==> flow/design.v <==
`timescale 1ns / 1ps
module DECODER(wb_FETCH,clk,instruct, id_ex);
	  input clk;
	  input [37:0] wb_FETCH;  
initial
   begin
	data_rf[0] = 32'h00000000;
	data_rf[1] = 32'h00000002;
	data_rf[2] = 32'h00000001;
	data_rf[3] = 32'h00000005;
	data_rf[4] = 32'h00001111;
	data_rf[5] = 32'h00000011;
	data_rf[6] = 32'h22222222;
	data_rf[7] = 32'h33333333;
	data_rf[8] = 32'h44444444;	
   end
	  input[32:0] instruct;
	  output reg [121:0] id_ex;
     wire [5:0] opcd    = instruct[31:26];      
	  wire [4:0] rs      = instruct[25:21];      
	  wire [4:0] rt      = instruct[20:16];      
	  wire [15:0] imm    = instruct[15:0];       
	  wire [4:0] imm2    = instruct[15:11];      
	 reg [31:0] data_rf [0:31];
	 always @(posedge clk) begin
		 id_ex[51:20] = (rs == 0)? 0 : data_rf[rs];    
		 id_ex[83:52] = (rt == 0)? 0 : data_rf[rt];
	     case(instruct[31:26])
	         6'b000000: begin
							  id_ex[19:0] <= 16'h0001;   
							  id_ex[120:116] <= imm2;    
							  end
				6'b000001: begin
				           id_ex[19:0] <= 16'h0002;   
						     id_ex[120:116] <= imm2;    
							  end
				6'b000101: begin
				           id_ex[19:0] <= 16'h0004;   
				           id_ex[120:116] <= imm2;    
							  end
				6'b000110: begin
				           id_ex[19:0] <= 16'h0008;   
				           id_ex[120:116] <= imm2;    
							  end
				6'b000111: begin
				           id_ex[19:0] <= 16'h0010;   
				           id_ex[120:116] <= imm2;    
							  end
			   6'b000011: begin
				           id_ex[19:0] <= 16'h0020;   
				           id_ex[120:116] <= imm2;    
							  end
			   6'b000100: begin
				           id_ex[19:0] <= 16'h0040;   
				           id_ex[120:116] <= imm2;    
							  end
			   6'b001011: begin
				           id_ex[19:0] <= 16'h0080;   
				           id_ex[120:116] <= rt;      
							  end
				6'b000010: begin
				           id_ex[19:0] <= 16'h0100;   
				           id_ex[120:116] <= rt;	 
                       end							      
				6'b100011: begin
				           id_ex[19:0] <= 16'h0200;   
				           id_ex[120:116] <= rt;	     
							  end
				6'b101011: begin
				           id_ex[19:0] <= 16'h0400;   
				           id_ex[120:116] <= 0;       
							  end
			endcase
		 if(wb_FETCH[37]==1'b1 )begin
				data_rf[wb_FETCH[4:0]] <= wb_FETCH[36:5];
				end
	     id_ex[115:100] <=0;
        id_ex[99:84] <= imm[15:0]; 
		if(instruct[32] == 1)begin
		id_ex = 0; 
		end
		id_ex[121] <= instruct[32];
	 end
endmodule
* From RTL to reports: DECODER
The steps from the RTL of DECODER to its reports follow in flow order. Lines are those of the file above, counted from 1. Operators carry their Yosys type and port widths (W data, S select, Z words). Library cell names are shortened. The mark -- stands for no value.
Inputs: design top DECODER, clock input clk, standard-cell library sky130hd, library corner tt_025C_1v80

* Word-level counts
Source: Yosys, flattened and elaborated, memories not mapped. Widths are those after wreduce. Registers that Yosys merges into a memory's read port (data or address) are not register bits. Print and check cells do not count. Equal cells are merged and count once. Yosys's memory passes give these memory sizes; they may raise the number of words (mostly to a power of two), join words into wider ones and drop unused or constant bits.
Bit counts: register bits after elaboration 1, output and inout port bits 122, word width x clocked read ports 64, memories kept 1, bits of input ports 72, bits in writable memories 1024, bits in read-only memories 0, bits in latches 0
Memories:
- data_rf | depth 32, bits a word 32, read ports 2, write ports 1, RTL line 24 | reg [31:0] data_rf [0:31];
Cells by class: multipliers 0, add/sub/neg operators 0, $lt $le $gt $ge 0, bitwise gates (word level) 0, reduce/logical cells 4, mux-type cells 3, eq/ne operators 0, divide/modulo/power cells 0, shift-type cells 0
Operators with widths (number):
- $mux W32 | 1
- $logic_not A5 Y1 | 2
- $mux W5 | 1
- $reduce_or A2 Y1 | 2
- $mux W1 | 1

* Logic depth
Longest topological path by Yosys (ltp), each cell counted once; first at word level (registers and memories cut), then after technology mapping (sequential cells cut; the memories' decode and read muxes count).
Logic depth: depth in word-level cells 2, ABC_AREA 0, depth in mapped cells 9, mapped depth without buffers 4

* Mapped cells and area
The flow's flattened synthesis, as Yosys stat reports it; memories are mapped. The netlist is that of the ABC_AREA named above (0 if unset); the other value can give another one. Totals and module areas in this step are rounded.
Cells by type (number):
- edfxtp_1 | 1024
- mux4_2 | 446
- mux2i_1 | 257
- dfxtp_1 | 65
- buf_4 | 79
- o221ai_1 | 63
- buf_2 | 70
- a2111oi_2 | 21
- o22a_1 | 32
- clkbuf_1 | 73
- a22o_1 | 31
- a22oi_1 | 32
- a211oi_1 | 31
- o22ai_1 | 31
- a21oi_1 | 32
- nor2_1 | 36
- buf_6 | 10
- a2111oi_0 | 8
Not listed: further types 23, cells in them 54.
Synthesis totals: chip area (Yosys) 48900 µm², sequential area 32100 µm², cell count 2395, flip-flops 1089

* Path before layout
Source: OpenSTA report_checks on the synthesized netlist (no wires, ideal clock, input and output delay 20% of the period each), path of least setup slack; recovery checks are left aside. Register names are those of the netlist, which keeps one name where synthesis merged equal registers.
Timing after synthesis: path kind input port to flip-flop, start input port wb_FETCH[1], end memory data_rf[12][0], setup time 0.421 ns, delay of the path 2.434 ns, clock period 3.61 ns, data required time 3.189 ns, stages 3, setup slack 0.454 ns, data arrival time 2.735 ns, buffers on the path 1, synthesis period reached 3.156 ns
"delay of the path" is the arrival time less input delay plus setup time. "stages" counts driving pins, that of a launching flip-flop among them; a cell with two outputs on the path counts twice. "synthesis period reached" = period - worst setup slack (recovery checks aside). The figure is calculated, with input and output delays left at 20% of the set period. The rows between start and end are the longest chain of elaborated cells between them; the timing report does not say that the signal goes this way. Where chains are equally long, one stands for them. Each line given opens the expression or statement behind the cell; cells for indexed reads and writes are added by Yosys, which also makes memories of some case tables.
On the way, after synthesis: cells stage by stage or3b_2 > clkbuf_1 > nor2_1, length of the longest elaborated chain 1
RTL lines, path after synthesis:
- start, declared | RTL line 4 | input [37:0] wb_FETCH;
- $mux W5 | RTL line 74 | if(wb_FETCH[37]==1'b1 )begin
- end, declared | RTL line 24 | reg [31:0] data_rf [0:31];

* Worst path after layout
Path of least setup slack in the final report of run 1 (OpenROAD, finished layout, wires in). Where an end is a register, its clock arrival counts in the times.
Timing after layout: path kind input port to flip-flop, start input port instruct[19], end register id_ex[74], stages 8, setup time 0.13 ns, data arrival time 3.27 ns, setup slack 0.87 ns, clock period 3.59 ns, buffers on the path 4, data required time 4.13 ns
The rows between start and end are the longest chain of elaborated cells between them; the timing report does not say that the signal goes this way. Where chains are equally long, one stands for them.
On the way, after layout: cells stage by stage clkdlybuf4s50_1 > buf_4 > nor2b_4 > buf_12 > a22o_1 > a2111oi_0 > buf_4 > a211oi_1, length of the longest elaborated chain 2
RTL lines, path after layout:
- start, declared | RTL line 17 | input[32:0] instruct;
- $logic_not A5 Y1 | RTL line 27 | id_ex[83:52] = (rt == 0)? 0 : data_rf[rt];
- $reduce_or A2 Y1
- end, declared | RTL line 18 | output reg [121:0] id_ex;

==> results <==
Flow measurements of DECODER on sky130hd: 2 stored runs with different settings, listed in no order. Input and output delays are each 20% of the period that was set; the output load is 0.01 pF.
By "period reached" is meant the clock period of the run minus its worst setup slack. This is arithmetic on one report: input and output delays are still those of the set period (20% each).
By "time on the worst setup path" is meant the share of the clock period that the worst setup path is allowed (20% is reserved at inputs, 20% at outputs), minus its slack. Clock arrival times at its registers enter into it.
"power" rests on the timing tool's default activity at the inputs, not on a simulated workload.
Measured values are rounded.

* Run 1 | settings: period_ns 3.59; CAP_MARGIN 20; CORE_MARGIN 2; CORE_UTILIZATION 40; SLEW_MARGIN 20 | results: time on the worst setup path 2.01 ns; worst path kind input port to flip-flop; worst slack on setup checks 0.866 ns; period reached 2.724 ns; lowest hold slack 0.548 ns; power 0.028 W; die outline area 125,000 µm²; total negative slack on setup checks 0.000 ns; standard-cell area of the final layout 56,500 µm²; netlist area reported by Yosys 48,900 µm²; post-route utilization 46.5 %
* Run 2 | settings: period_ns 5.21; CORE_UTILIZATION 70; SETUP_SLACK_MARGIN -0.04; PLACE_DENSITY_LB_ADDON 0.06; CORE_MARGIN 7; GPL_TIMING_DRIVEN 1; CAP_MARGIN 30; SLEW_MARGIN 20 | results: time on the worst setup path 2.56 ns; worst path kind input port to flip-flop; worst slack on setup checks 1.61 ns; period reached 3.599 ns; lowest hold slack 0.814 ns; power 0.0193 W; die outline area 77,400 µm²; total negative slack on setup checks 0.000 ns; standard-cell area of the final layout 55,300 µm²; netlist area reported by Yosys 48,900 µm²; post-route utilization 80.3 %
