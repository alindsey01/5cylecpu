==> flow/design.v <==
`timescale 1ns / 1ps
module fetch(clk,clr,instruct);
input clk;
input clr;
output reg [32:0] instruct;
reg [31:0] inst_mem [0:63];
initial begin
instruct <= 0;
end
initial
begin
inst_mem[0] = {6'b000000, 5'b00001, 5'b00010, 16'b00011_00000_000000 };  
inst_mem[1] = {6'b000001, 5'b00001, 5'b00010, 16'b00100_00000_000000 };  
inst_mem[2] = {6'b000101, 5'b00001, 5'b00010, 16'b00110_00000_000000 };  
inst_mem[3] = {6'b000110, 5'b00001, 5'b00010, 16'b00101_00000_000000 };  
inst_mem[4] = {6'b000111, 5'b00001, 5'b00010, 16'b00111_00000_000000 };  
inst_mem[5] = {6'b000011, 5'b00001, 5'b00010, 16'b01000_00001_000000 };  
inst_mem[6] = {6'b000100, 5'b00001, 5'b00010, 16'b01001_00010_000000 };  
inst_mem[7] = {6'b001011, 5'b00001, 5'b00010, 16'b00000_00000_000100 };  
inst_mem[8] = {6'b000010, 5'b00001, 5'b00010, 16'b00000_00000_000001 };  
inst_mem[9] = {6'b100011, 5'b00001, 5'b00010, 16'b01100_00000_000000 };  
inst_mem[10] = {6'b101011,5'b00001, 5'b00100, 16'b01101_00000_000000 };  
inst_mem[11] = {6'b100011, 5'b00001, 5'b00010, 16'b01100_00000_000000 };  
inst_mem[12] = {6'b000000, 5'b00001, 5'b00010, 16'b00011_00000_000000 };  
inst_mem[13] = {6'b000001, 5'b00001, 5'b00010, 16'b00100_00000_000000 };  
inst_mem[14] = {6'b111111, 5'b00001, 5'b00010, 16'b00100_00000_000000 } ;  
end                                              
reg [2:0] counter;
reg [31:0] pc;   
reg re;  
initial begin
pc <= 0;
counter <= 0;
end
always @(posedge clk) begin          
counter <= counter + 1;              
if(counter > 3)begin                 
counter <= 0;                        
instruct[31:0] <= inst_mem[pc];      
pc <= pc + 1;                        
end
instruct[32] <= 0;   
if(clr)begin                          
instruct[32] <= 1;
instruct[31:0] <= 0;
pc <= 0;
counter <= 0;
end
end
endmodule
Tool chain data of fetch:

The steps from the RTL of fetch to its reports follow in flow order.
Line numbers count from 1 in the design file above.
Library cell names are shortened.
A cell with n/a has no value.

* design top: fetch
* clock input: clk
* cell library: sky130hd
* timing corner: tt_025C_1v80

Elaborated design:

Counts by Yosys on the flattened word-level netlist (proc, flatten, opt, wreduce; memories kept). Register bits leave out memories and registers merged into their read ports (data or address); mux counts leave out enables and synchronous resets folded into registers. Print and check cells are left out. Cells with the same type and inputs are merged into one.
Yosys's memory passes give these memory sizes; they may raise the number of words (mostly to a power of two), join words into wider ones and drop unused or constant bits.

* input bits: 2
* bits in registers: 68
* memories kept: 1
* word width x clocked read ports: 16
* memory bits (read-only): 1024

Memory list
* inst_mem: words 64, bits a word 16, read ports 1, wr ports 0, line 6 `reg [31:0] inst_mem [0:63];`

* muxes and demuxes: 1
* add/subtract/negate cells: 2
* order comparisons: 1
* reductions and logical operators: 1

Operators with widths (count)
* 32-bit by 1-bit adder with 32-bit output (second input constant): 1
* 3-bit by 1-bit adder with 3-bit output (second input constant): 1
* 3-bit by 2-bit > comparator with 1-bit output (second input constant): 1
* 2-bit OR reduction: 1
* 1-bit two-way mux: 1

Longest topological paths:

Depth = most cells in a row (Yosys ltp): at word level without a register or memory, in the mapped netlist without a sequential cell, where the memories' decode and read muxes count.

* depth in word-level cells: 2
* ABC_AREA: 0
* depth in mapped cells: 6
* gate-level depth less buffers: 5

Mapped cells and area:

The flow's flattened synthesis, as Yosys stat reports it; memories are mapped. The netlist is that of the ABC_AREA named above (0 if unset); the other value can give another one.
Totals and module areas in this step are rounded.

* cells in the netlist: 146
* buffer cells: 25
* chip area (Yosys): 1316 µm²
* mapped flip-flops: 25
* sequential part of the area: 500.5 µm²

Cell types (count)
* dfxtp_1: 25
* buf_4: 15
* ha_1: 9
* a21oi_1: 17
* o21ai_0: 12
* nand4_1: 5
* inv_1: 7
* a211oi_1: 3
* buf_6: 2
* mux4_2: 1
* buf_2: 4
* nand3_1: 4
* a311oi_1: 2
* o2bb2ai_1: 2
* a21o_1: 2
* a22oi_1: 2
* clkbuf_1: 4
* nand2_1: 4

Other cell types: 21; their cells: 26.

Path before layout:

OpenSTA on the mapped netlist: ideal clock, no wires. The path of least setup slack (recovery checks aside). Input and output delay are each 20% of the period. Register names are those of the netlist, which keeps one name where synthesis merged equal registers.

* path kind: reg-to-reg
* start: register pc[1]
* end: register instruct[11]
* data arrival time: 1.540 ns
* driving pins on the path: 5
* data required time: 3.741 ns
* buffers on the path: 0
* delay of the path: 1.619 ns
* period: 3.82 ns
* path slack: 2.200 ns
* time at the first pin: 0.000 ns
* library setup time: 0.079 ns
* synthesis period reached: 1.62 ns

"delay of the path" is the arrival time less input delay plus setup time.
"driving pins on the path": output pins that drive a net of the path, with the launching flip-flop's if there is one; two outputs of one cell count as two.
"synthesis period reached" is the clock period less the worst setup slack; recovery checks do not enter. This is arithmetic on one report: input and output delays are still those of the set period (20% each).

* path through: dfxtp_1 -> inv_1 -> ha_1 -> mux4_2 -> a211oi_2

Ends and longest elaborated chain, after synthesis
* start: declaration: line 29 `reg [31:0] pc;`
* start: assignment: line 40 `pc <= pc + 1;`
* start: assignment: line 46 `pc <= 0;`
* end: declaration: line 5 `output reg [32:0] instruct;`

Chain of elaborated cells between the ends: none given.

Path in the finished layout:

Path of least setup slack in the final report of run A (OpenROAD, finished layout, wires in). Where an end is a register, its clock arrival counts in the times.

* path kind: reg-to-reg
* start: register pc[1]
* end: register instruct[11]
* period: 1.27 ns
* data arrival time: 1.65 ns
* buffers on the path: 0
* library setup time: 0.06 ns
* driving pins on the path: 5
* time at the first pin: 0.33 ns
* path slack: -0.12 ns
* data required time: 1.54 ns

* path through: dfxtp_4 -> inv_4 -> ha_4 -> mux4_2 -> a211oi_2

Ends and longest elaborated chain, post-layout
* start: declaration: line 29 `reg [31:0] pc;`
* start: assignment: line 40 `pc <= pc + 1;`
* start: assignment: line 46 `pc <= 0;`
* end: declaration: line 5 `output reg [32:0] instruct;`

Chain of elaborated cells between the ends: none given.

Wiki page: fetch / flow data

Measured data: module fetch, platform sky130hd, 2 stored runs of the flow under differing settings, order arbitrary. Input and output delays are each 20% of the period that was set; the output load is 0.01 pF.
"period achieved": clock period set for the run, less the worst setup slack. It is reckoned from that one timing run; input and output delays stay at 20% of the period that was set.
"time on the worst setup path" = time allowed to the worst setup path (clock period - input delay - output delay, where it has them) - its slack; a late launch clock adds to it, a late capture clock takes from it.
"overall power": no workload was simulated; the value follows from the tool's default switching activity.
The measured numbers are rounded.

### Run A

==> flow/run.sh <==
#!/bin/bash
# the make line also repeats the synthesis and layout settings of config.mk as NAME=value (left out here)
make -C /OpenROAD-flow-scripts/flow DESIGN_CONFIG=/design/flow/config.mk WORK_HOME=/design/flow/orfs CLKGATE_MAP_FILE= finish
==> flow/config.mk <==
export PLATFORM = sky130hd
export DESIGN_NAME = fetch
export DESIGN_NICKNAME = fetch
export VERILOG_FILES = /design/flow/design.v
export SDC_FILE = /design/flow/constraint.sdc
export NUM_CORES = 4
export LEC_CHECK = 0
export CAP_MARGIN = 20
export CORE_MARGIN = 2
export CORE_UTILIZATION = 40
export SLEW_MARGIN = 20
==> flow/constraint.sdc <==
create_clock -name core_clock -period 1.27 [get_ports {clk}]
set_input_delay 0.2540 -clock core_clock [delete_from_list [all_inputs] [get_ports {clk}]]
set_output_delay 0.2540 -clock core_clock [all_outputs]
set_load 0.01 [all_outputs]

Results of run A:
- Post-synthesis cell area: 1316 µm²
- Die outline area: 3766 µm²
- Standard-cell area after layout: 1815 µm²
- Utilization after routing: 58.5 %
- Worst setup slack after layout: -0.116 ns
- Setup TNS: -0.259 ns
- Worst hold slack in the final report: 0.476 ns
- Overall power: 2.243 mW
- Period achieved: 1.386 ns
- Time on the worst setup path: 1.39 ns
- Worst setup path type: reg-to-reg

### Run B

==> flow/run.sh <==
#!/bin/bash
# the make line also repeats the synthesis and layout settings of config.mk as NAME=value (left out here)
make -C /OpenROAD-flow-scripts/flow DESIGN_CONFIG=/design/flow/config.mk WORK_HOME=/design/flow/orfs CLKGATE_MAP_FILE= finish
==> flow/config.mk <==
export PLATFORM = sky130hd
export DESIGN_NAME = fetch
export DESIGN_NICKNAME = fetch
export VERILOG_FILES = /design/flow/design.v
export SDC_FILE = /design/flow/constraint.sdc
export NUM_CORES = 4
export LEC_CHECK = 0
export CAP_MARGIN = 20
export CORE_MARGIN = 2
export CORE_UTILIZATION = 40
export CTS_CLUSTER_DIAMETER = 263
export GPL_ROUTABILITY_DRIVEN = 1
export GPL_TIMING_DRIVEN = 1
export PLACE_DENSITY_LB_ADDON = 0.17
export SLEW_MARGIN = 20
export TNS_END_PERCENT = 30
==> flow/constraint.sdc <==
create_clock -name core_clock -period 2.85 [get_ports {clk}]
set_input_delay 0.5700 -clock core_clock [delete_from_list [all_inputs] [get_ports {clk}]]
set_output_delay 0.5700 -clock core_clock [all_outputs]
set_load 0.01 [all_outputs]

Results of run B:
- Post-synthesis cell area: 1316 µm²
- Die outline area: 3766 µm²
- Standard-cell area after layout: 1486 µm²
- Utilization after routing: 47.9 %
- Worst setup slack after layout: 0.979 ns
- Setup TNS: 0.000 ns
- Worst hold slack in the final report: 0.468 ns
- Overall power: 0.8343 mW
- Period achieved: 1.871 ns
- Time on the worst setup path: 1.87 ns
- Worst setup path type: reg-to-reg
